==> flow/design.v <==
module Button(btn_p,num_in,led,clk_1k,plus);
	input [7:0] btn_p;
	input clk_1k;
	output reg [3:0] num_in;
	output reg [7:0] led=8'b0000_0000;
	output reg plus=0;
	always@(posedge clk_1k) begin
		case(btn_p)
			8'b0000_0000:begin num_in<=num_in;led<=8'b0000_0000;plus<=0;end
			8'b0000_0001:begin num_in<=3'b000;led<=8'b0000_0001;plus<=1;end
			8'b0000_0010:begin num_in<=3'b001;led<=8'b0000_0010;plus<=1;end
			8'b0000_0100:begin num_in<=3'b010;led<=8'b0000_0100;plus<=1;end
			8'b0000_1000:begin num_in<=3'b011;led<=8'b0000_1000;plus<=1;end
			8'b0001_0000:begin num_in<=3'b100;led<=8'b0001_0000;plus<=1;end
			8'b0010_0000:begin num_in<=3'b101;led<=8'b0010_0000;plus<=1;end
			8'b0100_0000:begin num_in<=3'b110;led<=8'b0100_0000;plus<=1;end
			8'b1000_0000:begin num_in<=3'b111;led<=8'b1000_0000;plus<=1;end
			default:begin num_in<=num_in;led<=8'b0000_0000;plus<=0;end
	endcase
	end
endmodule
-- Step by step through the tools: Button
What the tools print for Button, step after step.
Lines are those of the file above, counted from 1.
Cell names lack the library's common part.
The mark -- stands for no value.
- design top: Button
- clock: clk_1k
- cell library: sky130hd
- corner: tt_025C_1v80

-- Elaborated design
Source: Yosys, flattened and elaborated, memories not mapped. Widths are those after wreduce. Registers that Yosys merges into a memory's read port (data or address) are not register bits. Print and check cells do not count.
- register bits after elaboration: 13
- input bits at 9
- output and inout port bits: 13
- elaborated cells at 16
- noted equality and inequality tests: 8
- muxes and demuxes: 3
- reductions and logical operators: 2
- operators by type and width (kind ; count):
    parallel mux 8 bit (select 8 bit) ; 1
    parallel mux 4 bit (select 8 bit) ; 1
    equality test 8 x 1 -> 1 bit with constant B ; 1
    equality test 8 x 2 -> 1 bit with constant B ; 1
    equality test 8 x 3 -> 1 bit with constant B ; 1
    equality test 8 x 4 -> 1 bit with constant B ; 1
    equality test 8 x 5 -> 1 bit with constant B ; 1
    equality test 8 x 6 -> 1 bit with constant B ; 1
    equality test 8 x 7 -> 1 bit with constant B ; 1
    equality test 8 bit with constant B ; 1
    nonzero test 8 bit ; 1
    OR reduction 8 bit ; 1
    2-to-1 mux 1 bit ; 1

-- Depth
Depth = most cells in a row (Yosys ltp): at word level without a register or memory, in the mapped netlist without a sequential cell, where the memories' decode and read muxes count.
- word-level depth: 3
- ABC_AREA: 0
- mapped depth: 5
- mapped depth without buffers: 4

-- After synthesis
Yosys stat after the flow's synthesis: flattened, memories mapped to cells. It holds for the ABC_AREA given above (unset counts as 0); a run with the other value may have another netlist.
The area totals of this step are shown rounded.
- cells by type (type ; count ; total area (um^2)):
    dfxtp_1 ; 9 ; 180.173
    edfxtp_1 ; 3 ; 90.086
    buf_4 ; 5 ; 37.536
    nor3b_1 ; 4 ; 30.029
    xnor2_1 ; 3 ; 26.275
    nor4_1 ; 4 ; 25.024
    o21ai_0 ; 4 ; 20.019
    nand2_1 ; 5 ; 18.768
    xor2_1 ; 2 ; 17.517
    nand3b_1 ; 2 ; 15.014
    nor2_1 ; 4 ; 15.014
    and3_4 ; 1 ; 11.261
    nor3_1 ; 2 ; 10.01
    a211o_1 ; 1 ; 8.758
    and4_1 ; 1 ; 8.758
    nor4b_1 ; 1 ; 8.758
    o211ai_1 ; 1 ; 7.507
    and2_1 ; 1 ; 6.256
Other cell types: 5; their cells: 5.
- cells in the netlist at 58
- cell area after synthesis: 561.8 um^2
- sequential part of the area at 270.3 um^2
- mapped flip-flops at 12
- buffer cells: 5

-- Path before layout
Path of least setup slack by OpenSTA after synthesis, without wires, with an ideal clock, recovery checks aside; 20% of the period is set as input and as output delay. Where synthesis merged equal registers, the netlist keeps one of their names.
- path type: in2reg
- from: input port btn_p[7]
- to: register num_in[0]
- period: 1620 ps
- external input delay at 324 ps
- setup time: 270 ps
- time at the first pin at 324 ps
- noted arrival: 1366 ps
- data required time: 1350 ps
- noted setup slack: -17 ps
- noted delay of the path: 1312 ps
- noted driving pins on the path: 5
- buffers on the path at 1
- synthesis period reached: 1637 ps
"delay of the path" is the arrival time less input delay plus setup time.
"driving pins on the path" counts driving pins, that of a launching flip-flop among them; a cell with two outputs on the path counts twice.
"synthesis period reached" = period - worst setup slack (recovery checks aside). The figure is calculated, with input and output delays left at 20% of the set period.
The rows between start and end are the longest chain of elaborated cells between them; the timing report does not say that the signal goes this way. Where chains are equally long, one stands for them.
Each line given opens the expression or statement behind the cell; cells for indexed reads and writes are added by Yosys, which also makes memories of some case tables.
A register here has more assigning lines than the two given.
The path ends at the enable pin of a flip-flop; only ways to that pin are counted.
- cell sequence: buf_4 > xnor2_1 > nor3_1 > a211o_1 > or3_1
- length of the longest elaborated chain: 2
- noted elaborated cells between the ends (all ways): 9
- source lines of those cells at 1
- classes of those cells: 8 x eq/ne; 1 x reduce/logical
- ends and longest elaborated chain, post-synthesis (item ; RTL line ; source):
    start, declared ; 2 ; input [7:0] btn_p;
    equality test 8 bit ; 8 ; case(btn_p)
    nonzero test 8 bit ; -- ;
    end, assigned ; 9 ; 8'b0000_0000:begin num_in<=num_in;led<=8'b0000_0000;plus<=0;end
    end, assigned ; 10 ; 8'b0000_0001:begin num_in<=3'b000;led<=8'b0000_0001;plus<=1;end
    end, declared ; 4 ; output reg [3:0] num_in;

-- Path in the finished layout
Path of least setup slack in the final report of flow run 1 (OpenROAD, finished layout, wires in). Where an end is a register, its clock arrival counts in the times.
The path's times are printed in steps of 10 ps; the period is the one set.
- path type: in2reg
- from: input port btn_p[2]
- to: register num_in[2]
- period: 2330 ps
- external input delay at 470 ps
- setup time: 270 ps
- time at the first pin at 470 ps
- noted arrival: 1690 ps
- data required time: 2330 ps
- noted setup slack: 650 ps
- noted driving pins on the path: 6
- buffers on the path at 2
The rows between start and end are the longest chain of elaborated cells between them; the timing report does not say that the signal goes this way. Where chains are equally long, one stands for them.
A register here has more assigning lines than the two given.
The path ends at the enable pin of a flip-flop; only ways to that pin are counted.
- cell sequence: dlygate4sd2_1 > buf_4 > nor2_1 > nand2_1 > nor4_1 > or3_4
- length of the longest elaborated chain: 2
- noted elaborated cells between the ends (all ways): 9
- source lines of those cells at 1
- classes of those cells: 8 x eq/ne; 1 x reduce/logical
- ends and longest elaborated chain, after layout (item ; RTL line ; source):
    start, declared ; 2 ; input [7:0] btn_p;
    equality test 8 bit ; 8 ; case(btn_p)
    nonzero test 8 bit ; -- ;
    end, assigned ; 9 ; 8'b0000_0000:begin num_in<=num_in;led<=8'b0000_0000;plus<=0;end
    end, assigned ; 10 ; 8'b0000_0001:begin num_in<=3'b000;led<=8'b0000_0001;plus<=1;end
    end, declared ; 4 ; output reg [3:0] num_in;

# Flow runs of Button

2 stored runs of Button in the flow (synthesis by Yosys, layout by OpenROAD, sky130hd cells), in arbitrary order. Constraints: input delay and output delay 20% of the set period each, output load 0.01 pF.
"worst path time": the worst setup path's part of the clock period (all of it between registers, 20% less for each end at a port) less its slack. A launch clock that arrives late makes it longer, a capture clock that arrives late makes it shorter.
By "power consumption" is meant OpenSTA's value without simulated activity: inputs other than the clock are taken to toggle once in ten clock periods, and the tool carries that through the logic.
"worst path time" is known to 10 ps.
The measured numbers are rounded.

Flow run 1
Settings were period_ns = 2.33; CORE_UTILIZATION = 22; SETUP_SLACK_MARGIN = 0.56; PLACE_DENSITY = 0.38; CORE_ASPECT_RATIO = 1.23; CELL_PAD_IN_SITES_GLOBAL_PLACEMENT = 1; TNS_END_PERCENT = 75; CTS_CLUSTER_DIAMETER = 145; MIN_ROUTING_LAYER = met2; CAP_MARGIN = 20; CORE_MARGIN = 2; SLEW_MARGIN = 20
- area of the synthesized netlist at 561.8 um^2
- noted the die area: 2976 um^2
- noted the utilization in the final report: 36.8%
- noted the worst setup slack after layout: 646 ps
- noted the sum of negative setup slack: 0 ps
- noted the worst hold slack after layout: 608 ps
- power consumption: 0.4210 mW
- worst path time at 1220 ps
- class of the worst setup path: in2reg

Flow run 2
Settings were period_ns = 1.42; CORE_UTILIZATION = 39; PLACE_DENSITY_LB_ADDON = 0.29; CELL_PAD_IN_SITES_GLOBAL_PLACEMENT = 0; TNS_END_PERCENT = 25; ABC_AREA = 0; SLEW_MARGIN = 40; CAP_MARGIN = 20; CORE_MARGIN = 2
- area of the synthesized netlist at 561.8 um^2
- noted the die area: 1760 um^2
- noted the utilization in the final report: 69.5%
- noted the worst setup slack after layout: 31 ps
- noted the sum of negative setup slack: 0 ps
- noted the worst hold slack after layout: 273 ps
- power consumption: 0.6870 mW
- worst path time at 1100 ps
- class of the worst setup path: in2reg
